==> flow/design.v <==
module PC(clk, write, in, out);
input wire clk;
input wire write;
input wire [31:0] in;
output wire [31:0] out;
reg [31:0] pc = 0;
always @(posedge clk) begin
    if (write) pc <= in;
end
assign out = pc;
endmodule
module Imem(address, read_data);
input wire [31:0] address;
output wire [31:0] read_data;
reg [31:0] mem [0:255];  
integer i;
initial begin
    mem[0] <= 32'b00100000000010000000000000001010;  
    mem[1] <= 32'b00100000000010010000000000001000;  
    mem[2] <= 32'b00000001000010010101000000100101;  
    mem[3] <= 32'b00100000000010010000000000000001;  
    mem[4] <= 32'b00000001000010000100000000100000;  
    mem[5] <= 32'b00000001000010100101100000100101;  
    for ( i = 6; i < 256; i += 1) mem[i] = 0;
end
assign read_data = mem[ address[31:2] ];
endmodule
module Alu(op, a, b, c, zero);
input wire [3:0] op;
input wire [31:0] a;
input wire [31:0] b;
output reg [31:0] c;
output wire zero;
always @* begin
    case (op)
        0 : c <= a + b;
        1 : c <= a - b;
        2 : c <= a * b;
        3 : c <= a / b;
        4 : c <= a & b;
        5 : c <= a | b;
        6 : c <= a ^ b;
    endcase
end
assign zero = !c;
endmodule
module RegisterFile(clk, rs_address, rt_address, rd_address, rd_value, reg_write, rs_value, rt_value);
input wire clk;
input wire [4:0] rs_address;
input wire [4:0] rt_address;
input wire [4:0] rd_address;
input wire [31:0] rd_value;
input wire reg_write;
output wire [31:0] rs_value;
output wire [31:0] rt_value;
reg [31:0] mem [0:31];
initial begin
    mem[0] <= 0;
end
always @(negedge clk) begin
    if ( reg_write && rd_address ) begin
        mem[rd_address] <= rd_value;
    end
end
assign rs_value = mem[rs_address];
assign rt_value = mem[rt_address];
endmodule
module Dmem(clk, address, write_data, mem_read, mem_write, read_data);
input wire clk;
input wire [31:0] address;
input wire [31:0] write_data;
input wire mem_read;
input wire mem_write;
output wire [31:0] read_data;
reg [31:0] mem [0:255];  
always @(posedge clk) begin
    if ( mem_write ) begin
        mem[address] <= write_data;
    end
end
assign read_data = mem_read ? mem[address] : read_data;
endmodule
module AluControl(alu_op, func, alu_control);
input wire [1:0] alu_op;
input wire [5:0] func;
output reg [3:0] alu_control;
always @* begin
    case (alu_op)
        0 : begin
            alu_control <= 0;
        end
        1 : begin
            alu_control <= 1;
        end
        2 : begin
            case (func)
                6'b100000 : alu_control <= 0;
                6'b100010 : alu_control <= 1;
                6'b100100 : alu_control <= 4;
                6'b100101 : alu_control <= 5;
                default   : alu_control <= 0;
            endcase
        end
        3 : begin
            alu_control <= 0;
        end
    endcase
end
endmodule
module Control(hazard,opcode, reg_dst, jump, branch, mem_read, mem_to_reg, alu_op, mem_write, alu_src, reg_write);
input wire hazard;
input wire [5:0] opcode;
output reg reg_dst;
output reg jump;
output reg branch;
output reg mem_read;
output reg mem_to_reg;
output reg [1:0] alu_op;
output reg mem_write;
output reg alu_src;
output reg reg_write;
always @* begin
    case (hazard)
        1'b1: begin
            reg_dst    <= 0;
            alu_src    <= 0;
            mem_to_reg <= 0;
            reg_write  <= 0;
            mem_read   <= 0;
            mem_write  <= 0;
            branch     <= 0;
            jump       <= 0;
            alu_op     <= 0;
        end
        1'b0: begin
            case (opcode)
                6'b000000 : begin  
                    reg_dst    <= 1;
                    alu_src    <= 0;
                    mem_to_reg <= 0;
                    reg_write  <= 1;
                    mem_read   <= 0;
                    mem_write  <= 0;
                    branch     <= 0;
                    jump       <= 0;
                    alu_op     <= 2;
                end
                6'b100011 : begin  
                    reg_dst    <= 0;
                    alu_src    <= 1;
                    mem_to_reg <= 1;
                    reg_write  <= 1;
                    mem_read   <= 1;
                    mem_write  <= 0;
                    branch     <= 0;
                    jump       <= 0;
                    alu_op     <= 0;
                end
                6'b101011 : begin  
                    reg_dst    <= 0;
                    alu_src    <= 1;
                    mem_to_reg <= 0;
                    reg_write  <= 0;
                    mem_read   <= 0;
                    mem_write  <= 1;
                    branch     <= 0;
                    jump       <= 0;
                    alu_op     <= 0;
                end
                6'b000100 : begin  
                    reg_dst    <= 0;
                    alu_src    <= 0;
                    mem_to_reg <= 0;
                    reg_write  <= 0;
                    mem_read   <= 0;
                    mem_write  <= 0;
                    branch     <= 1;
                    jump       <= 0;
                    alu_op     <= 1;
                end
                6'b001000 : begin  
                    reg_dst    <= 0;
                    alu_src    <= 1;
                    mem_to_reg <= 0;
                    reg_write  <= 1;
                    mem_read   <= 0;
                    mem_write  <= 0;
                    branch     <= 0;
                    jump       <= 0;
                    alu_op     <= 3;
                end
                6'b000010 : begin  
                    reg_dst    <= 0;
                    alu_src    <= 0;
                    mem_to_reg <= 0;
                    reg_write  <= 0;
                    mem_read   <= 0;
                    mem_write  <= 0;
                    branch     <= 0;
                    jump       <= 1;
                    alu_op     <= 0;
                end
                default : begin
                    reg_dst    <= 0;
                    alu_src    <= 0;
                    mem_to_reg <= 0;
                    reg_write  <= 0;
                    mem_read   <= 0;
                    mem_write  <= 0;
                    branch     <= 0;
                    jump       <= 0;
                    alu_op     <= 0;
                end
            endcase
        end
    endcase
end
endmodule
module Mux
#(parameter WIDTH = 32)
(in1, in2, flag, out);
input wire flag;
input wire [WIDTH-1:0] in1;
input wire [WIDTH-1:0] in2;
output wire [WIDTH-1:0] out;
assign out = flag ? in2 : in1;
endmodule
module SignExtend(in, out);
input wire [15:0] in;
output wire [31:0] out;
assign out = { { 16{in[15]} }, in[15:0] };
endmodule
module Shiftleft2
#(
    parameter WIDTH_IN = 32,
    parameter WIDTH_OUT = 32
)
(in, out);
input wire [WIDTH_IN-1:0] in;
output wire [WIDTH_OUT-1:0] out;
assign out = in << 2;
endmodule
module Adder(in1, in2, out);
input wire [31:0] in1;
input wire [31:0] in2;
output wire [31:0] out;
assign out = in1 + in2;
endmodule
module pipeline #(parameter WIDTH=32) (clk, in, out);
input wire clk;
input wire [WIDTH-1 : 0] in;
output reg [WIDTH-1 : 0] out = 0;
always @(posedge clk) begin
    out <= in;
end
endmodule
module hazardUnit (reg_write_mw,reg_write_xm,rd_register_mw, rd_register_xm, rs_register_fd, rt_register_fd, PCWrite, IFIDWrite, mux_flush);
input wire reg_write_mw;
input wire reg_write_xm;
input wire [4:0] rd_register_mw;
input wire [4:0] rd_register_xm;
input wire [4:0] rs_register_fd;
input wire [4:0] rt_register_fd;
output wire PCWrite;
output wire IFIDWrite;
output wire mux_flush;
wire hazard_detected;
assign hazard_detected = (reg_write_xm && (rd_register_xm != 0) && (rd_register_xm == rs_register_fd)) ||
                         (reg_write_mw && (rd_register_mw != 0) && (rd_register_mw == rs_register_fd)) ||
                         (reg_write_xm && (rd_register_xm != 0) && (rd_register_xm == rt_register_fd)) ||
                         (reg_write_mw && (rd_register_mw != 0) && (rd_register_mw == rt_register_fd));
assign PCWrite   = hazard_detected ? 1'b0 : 1'b1;
assign IFIDWrite = hazard_detected ? 1'b0 : 1'b1;
assign mux_flush = hazard_detected ? 1'b0 : 1'b1;
endmodule
module ifIdReg #(parameter WIDTH=32) (clk, in, out, hazard);
input wire clk;
input wire [WIDTH-1 : 0] in;
input wire hazard;
output reg [WIDTH-1 : 0] out = 0;
always @(posedge clk) begin
    if(hazard) out <= in;
end
endmodule
module Top(clk);
input wire clk;
wire [31:0]pc_in;
wire [31:0]pc_out;
wire [31:0]pc_next;
wire [31:0]inst;
wire [27:0]jump_address_no_pc;
wire [31:0]jump_address;
wire reg_dst;
wire jump;
wire branch;
wire mem_read;
wire mem_to_reg;
wire [1:0]alu_op;
wire mem_write;
wire alu_src; 
wire reg_write;
wire [4:0]write_reg;
wire [31:0]write_data;
wire [31:0]rs_value;
wire [31:0]rt_value;
wire [31:0]immediate; 
wire [3:0]alu_cont;
wire [31:0]alu_second_in;
wire zero;
wire [31:0]alu_result;
wire [31:0]offsett;
wire [31:0]br_alu_result;
wire  brach_select;
wire [31:0]branch_result;
wire [31:0] read_data;
wire [31:0] if_reg_out_im;
wire [31:0] if_reg_out_add;
wire id_ex_ctr_wb_memtoreg;
wire id_ex_ctr_wb_regw;
wire id_ex_ctr_mj;
wire id_ex_ctr_mr;
wire id_ex_ctr_mw;
wire id_ex_ctr_ex1;
wire [1:0] id_ex_ctr_ex2;
wire id_ex_ctr_ex3;
wire [31:0]id_ex_ifid;
wire [31:0]id_ex_reg1;
wire [31:0]id_ex_reg2;
wire [31:0]id_ex_sign;
wire [4:0]id_ex_inst20;
wire [4:0]id_ex_inst15;
wire [4:0] mux_exmem_out;
wire ex_mem_wb_regw;
wire ex_mem_wb_memtoreg;
wire ex_mem_mj;
wire ex_mem_mr;
wire ex_mem_mw;
wire [31:0]ex_mem_addbran;
wire ex_mem_zero;
wire [31:0]ex_mem_aluresult;
wire [31:0]ex_mem_rt_val;
wire [4:0]ex_mem_mux_exmem;
wire mem_wb_wb_regw;
wire mem_wb_wb_memtoreg;
wire [31:0] mem_wb_readdata;
wire [31:0] mem_wb_aluResult;
wire [4:0] mem_wb_muxregdst;
wire PCWrite;
wire IFIDWrite;
wire flush;
PC pc(clk, PCWrite, pc_in, pc_out); 
Adder pc_adder(pc_out, 4, pc_next);
Imem imem(pc_out,inst);
ifIdReg #(32) if_id_im (clk, inst, if_reg_out_im,IFIDWrite);
ifIdReg #(32) if_id_add (clk, pc_next, if_reg_out_add, IFIDWrite);
Shiftleft2 #(26,28) shift_jump(if_reg_out_im[25:0],jump_address_no_pc); 
assign jump_address = {pc_next[31:28],jump_address_no_pc};
Control control(flush,if_reg_out_im[31:26],reg_dst, jump, branch, mem_read, mem_to_reg, alu_op, mem_write, alu_src, reg_write);
Mux #(5) mux_write_reg(if_reg_out_im[20:16],if_reg_out_im[15:11],reg_dst, write_reg);
RegisterFile regfile(clk, if_reg_out_im[25:21], if_reg_out_im[20:16], mem_wb_muxregdst, write_data, mem_wb_wb_regw, rs_value, rt_value); 
pipeline #(1)id_ex_ctr_wb_regw1(clk,reg_write,id_ex_ctr_wb_regw);  
pipeline #(1)id_ex_ctr_wb_memtoreg1(clk,mem_to_reg,id_ex_ctr_wb_memtoreg);  
pipeline #(1) id_ex_ctr_mj1 (clk,branch,id_ex_ctr_mj);
pipeline #(1)id_ex_ctr_mr1 (clk,mem_read,id_ex_ctr_mr);
pipeline #(1) id_ex_ctr_mw1 (clk,mem_write,id_ex_ctr_mw);  
pipeline #(1)id_ex_ctr_ex1_1(clk, alu_src, id_ex_ctr_ex1);
pipeline #(2) id_ex_ctr_ex2_1(clk, alu_op, id_ex_ctr_ex2);
pipeline #(1) id_ex_ctr_ex3_1(clk, reg_dst, id_ex_ctr_ex3);
pipeline #(32) id_ex_ifid1(clk, if_reg_out_add, id_ex_ifid);
pipeline #(32) id_ex_reg11(clk,rs_value,id_ex_reg1);
pipeline #(32) id_ex_reg21(clk, rt_value, id_ex_reg2);
pipeline #(32) id_ex_sign1(clk, immediate, id_ex_sign);
pipeline #(5) id_ex_inst201(clk,if_reg_out_im[20:16],id_ex_inst20);  
pipeline #(5) id_ex_inst151(clk, if_reg_out_im[15:11], id_ex_inst15);
Mux #(5)mux_exmem (id_ex_inst20,id_ex_inst15,id_ex_ctr_ex3, mux_exmem_out);
Sigextend signedextend(if_reg_out_im[15:0],immediate);
Mux mux_alu_select(id_ex_reg2,id_ex_sign,id_ex_ctr_ex1,alu_second_in);
Alu_control alu_control(id_ex_ctr_ex2, id_ex_sign[5:0], alu_cont);  
Alu alu(alu_cont, id_ex_reg1, alu_second_in, alu_result, zero);
Shiftleft2 shift_branch(id_ex_sign,offsett); 
Adder adder_branch(id_ex_ifid,offsett,br_alu_result);
pipeline #(1) ex_mem_wb_memtoreg1(clk,id_ex_ctr_wb_memtoreg, ex_mem_wb_memtoreg);
pipeline #(1) ex_mem_wb_regw1(clk,id_ex_ctr_wb_regw, ex_mem_wb_regw);
pipeline #(1) ex_mem_mj1 (clk,id_ex_ctr_mj, ex_mem_mj);
pipeline #(1)ex_mem_mr1 (clk,id_ex_ctr_mr, ex_mem_mr);
pipeline #(1) ex_mem_mw1 (clk,id_ex_ctr_mw, ex_mem_mw);
pipeline #(32) ex_mem_addbran1 (clk,br_alu_result,ex_mem_addbran);
pipeline #(1)ex_mem_zero1 (clk,zero, ex_mem_zero);
pipeline #(32) ex_mem_aluresult1 (clk, alu_result, ex_mem_aluresult);
pipeline #(32) ex_mem_rt_val1 (clk,id_ex_reg2,ex_mem_rt_val);
pipeline #(5) ex_mem_mux_exmem1 (clk, mux_exmem_out, ex_mem_mux_exmem);
assign branch_select = ex_mem_mj & ex_mem_zero;  
Mux mux_branch(pc_next,ex_mem_addbran,branch_select,branch_result);
Mux mux_jump_or_branch(branch_result,jump_address,jump,pc_in);  
Dmem data_mem(clk, ex_mem_aluresult,ex_mem_rt_val, ex_mem_mr, ex_mem_mw, read_data);
pipeline #(1) mem_wb_wb_regw1 (clk,ex_mem_wb_regw,mem_wb_wb_regw);
pipeline #(1) mem_wb_wb_memtoreg1 (clk,ex_mem_wb_memtoreg, mem_wb_wb_memtoreg);
pipeline #(32) mem_wb_readdata1 (clk,read_data,mem_wb_readdata);
pipeline #(32) mem_wb_aluResult1 (clk,ex_mem_aluresult,mem_wb_aluResult);
pipeline #(5) mem_wb_muxregdst1 (clk,ex_mem_mux_exmem,mem_wb_muxregdst);
Mux mux_dmem(mem_wb_aluResult,mem_wb_readdata,mem_wb_wb_memtoreg,write_data);
hazardUnit hazardUnit1 (ex_mem_wb_regw, id_ex_ctr_wb_regw, ex_mem_mux_exmem,mux_exmem_out,if_reg_out_im[25:21], if_reg_out_im[20:16],PCWrite,IFIDWrite, flush);
endmodule
# Reports on RegisterFile
# Tool output for the design above, in the order of the flow.
# Line numbers count from 1 in the design file above.
# The mark n/a stands for no value.
# setup
top,RegisterFile
clk_port,clk
cell_library,sky130hd
pvt_corner,tt_025C_1v80

# Word-level counts
# Source: Yosys, flattened and elaborated, memories not mapped. Widths are those after wreduce; folded enables and synchronous resets count as part of the registers. Registers that Yosys merges into a memory's read port (data or address) are not register bits. Print and check cells do not count. Equal cells are merged and count once.
# Memory sizes are those after Yosys's memory passes, which may raise the word count (mostly to a power of two), join words into wider ones and drop unused or constant bits.
# word_totals
ff_bits,0
latch_bits,0
ramBits,1024
rom_bits,0
clocked_rd_ports_x_width,0
n_memories,1
in_bits,49
out_inout_bits,64
word_cells,5
# memory_table
name,size,width,rd,write_ports,line_no,text
mem,32,32,2,1,56,reg [31:0] mem [0:31];
# classes
add_sub_neg,0
mul,0
div,0
compare,0
equal,0
shifts,0
mux,3
n_logic,0
reduce_logical,1
# ops
operator,count
two-way mux 32 bit,1
logical AND 1 x 5 -> 1 bit,1
two-way mux 5 bit,1
two-way mux 1 bit,1

# Longest topological paths
# Yosys ltp: most cells in a row. Word level: on the elaborated netlist, between registers, memories and ports. Mapped: between sequential cells and ports; inverters and the memories' decode and read muxes count.
# depth
depth_word,2
ABC_AREA,0
mapped_depth,8
ltp_nobuf,5

# Mapped cells and area
# The flow's flattened synthesis, as Yosys stat reports it; memories are mapped. The netlist is that of the ABC_AREA named above (0 if unset); the other value can give another one.
# Totals and module areas in this step are rounded.
# types
cell,count,area_total_um2
sky130_fd_sc_hd__edfxtp_1,1024,3.07E+04
sky130_fd_sc_hd__mux2i_1,1024,1.02E+04
sky130_fd_sc_hd__a22oi_1,192,1.44E+03
sky130_fd_sc_hd__a22o_1,128,1.12E+03
sky130_fd_sc_hd__nand3_1,194,970.931
sky130_fd_sc_hd__a21oi_1,192,960.922
sky130_fd_sc_hd__nand2_1,195,731.952
sky130_fd_sc_hd__buf_6,37,416.65
sky130_fd_sc_hd__a31oi_1,64,400.384
sky130_fd_sc_hd__buf_2,79,395.379
sky130_fd_sc_hd__buf_4,52,390.374
sky130_fd_sc_hd__nor3_1,64,320.307
sky130_fd_sc_hd__clkbuf_1,71,266.506
sky130_fd_sc_hd__nor2_1,34,127.622
sky130_fd_sc_hd__buf_1,10,37.536
sky130_fd_sc_hd__nand3b_1,5,37.536
sky130_fd_sc_hd__clkbuf_4,4,30.029
sky130_fd_sc_hd__or3b_2,3,26.275
# Not listed: further types 7, cells in them 15.
# synth_totals
cells,3387
mapped_area_mm2,0.0488
flip_flops,1024

# Top module RegisterFile; platform sky130hd; tools Yosys and OpenROAD; 2 stored runs in no particular order. Input and output delays are each 20% of the period that was set; the output load is 0.01 pF.
# Measured values are rounded.
# Among the settings, - means not set for that run.
stored run,period_ns,CORE_UTILIZATION,PLACE_DENSITY,HOLD_SLACK_MARGIN,CORE_ASPECT_RATIO,CELL_PAD_IN_SITES_GLOBAL_PLACEMENT,GPL_TIMING_DRIVEN,GPL_ROUTABILITY_DRIVEN,CTS_CLUSTER_SIZE,CAP_MARGIN,SLEW_MARGIN,MAX_ROUTING_LAYER,CORE_MARGIN,PLACE_DENSITY_LB_ADDON,TNS_END_PERCENT,design.die.area_mm2,yosys.chip_area_mm2,worst_setup_slack_ps,post_route_stdcell_area_mm2,fin_hold_ws_ps,setupTns_ps
record 1,16.3,21,0.43,-0.05,1.24,2,1,0,51,25,0,met5,2,-,-,0.236,0.0488,1590,0.0616,8070,0
record 2,15.6,19,-,-,-,-,-,-,23,25,20,met5,3,0.15,100,0.263,0.0488,1370,0.0622,7720,0
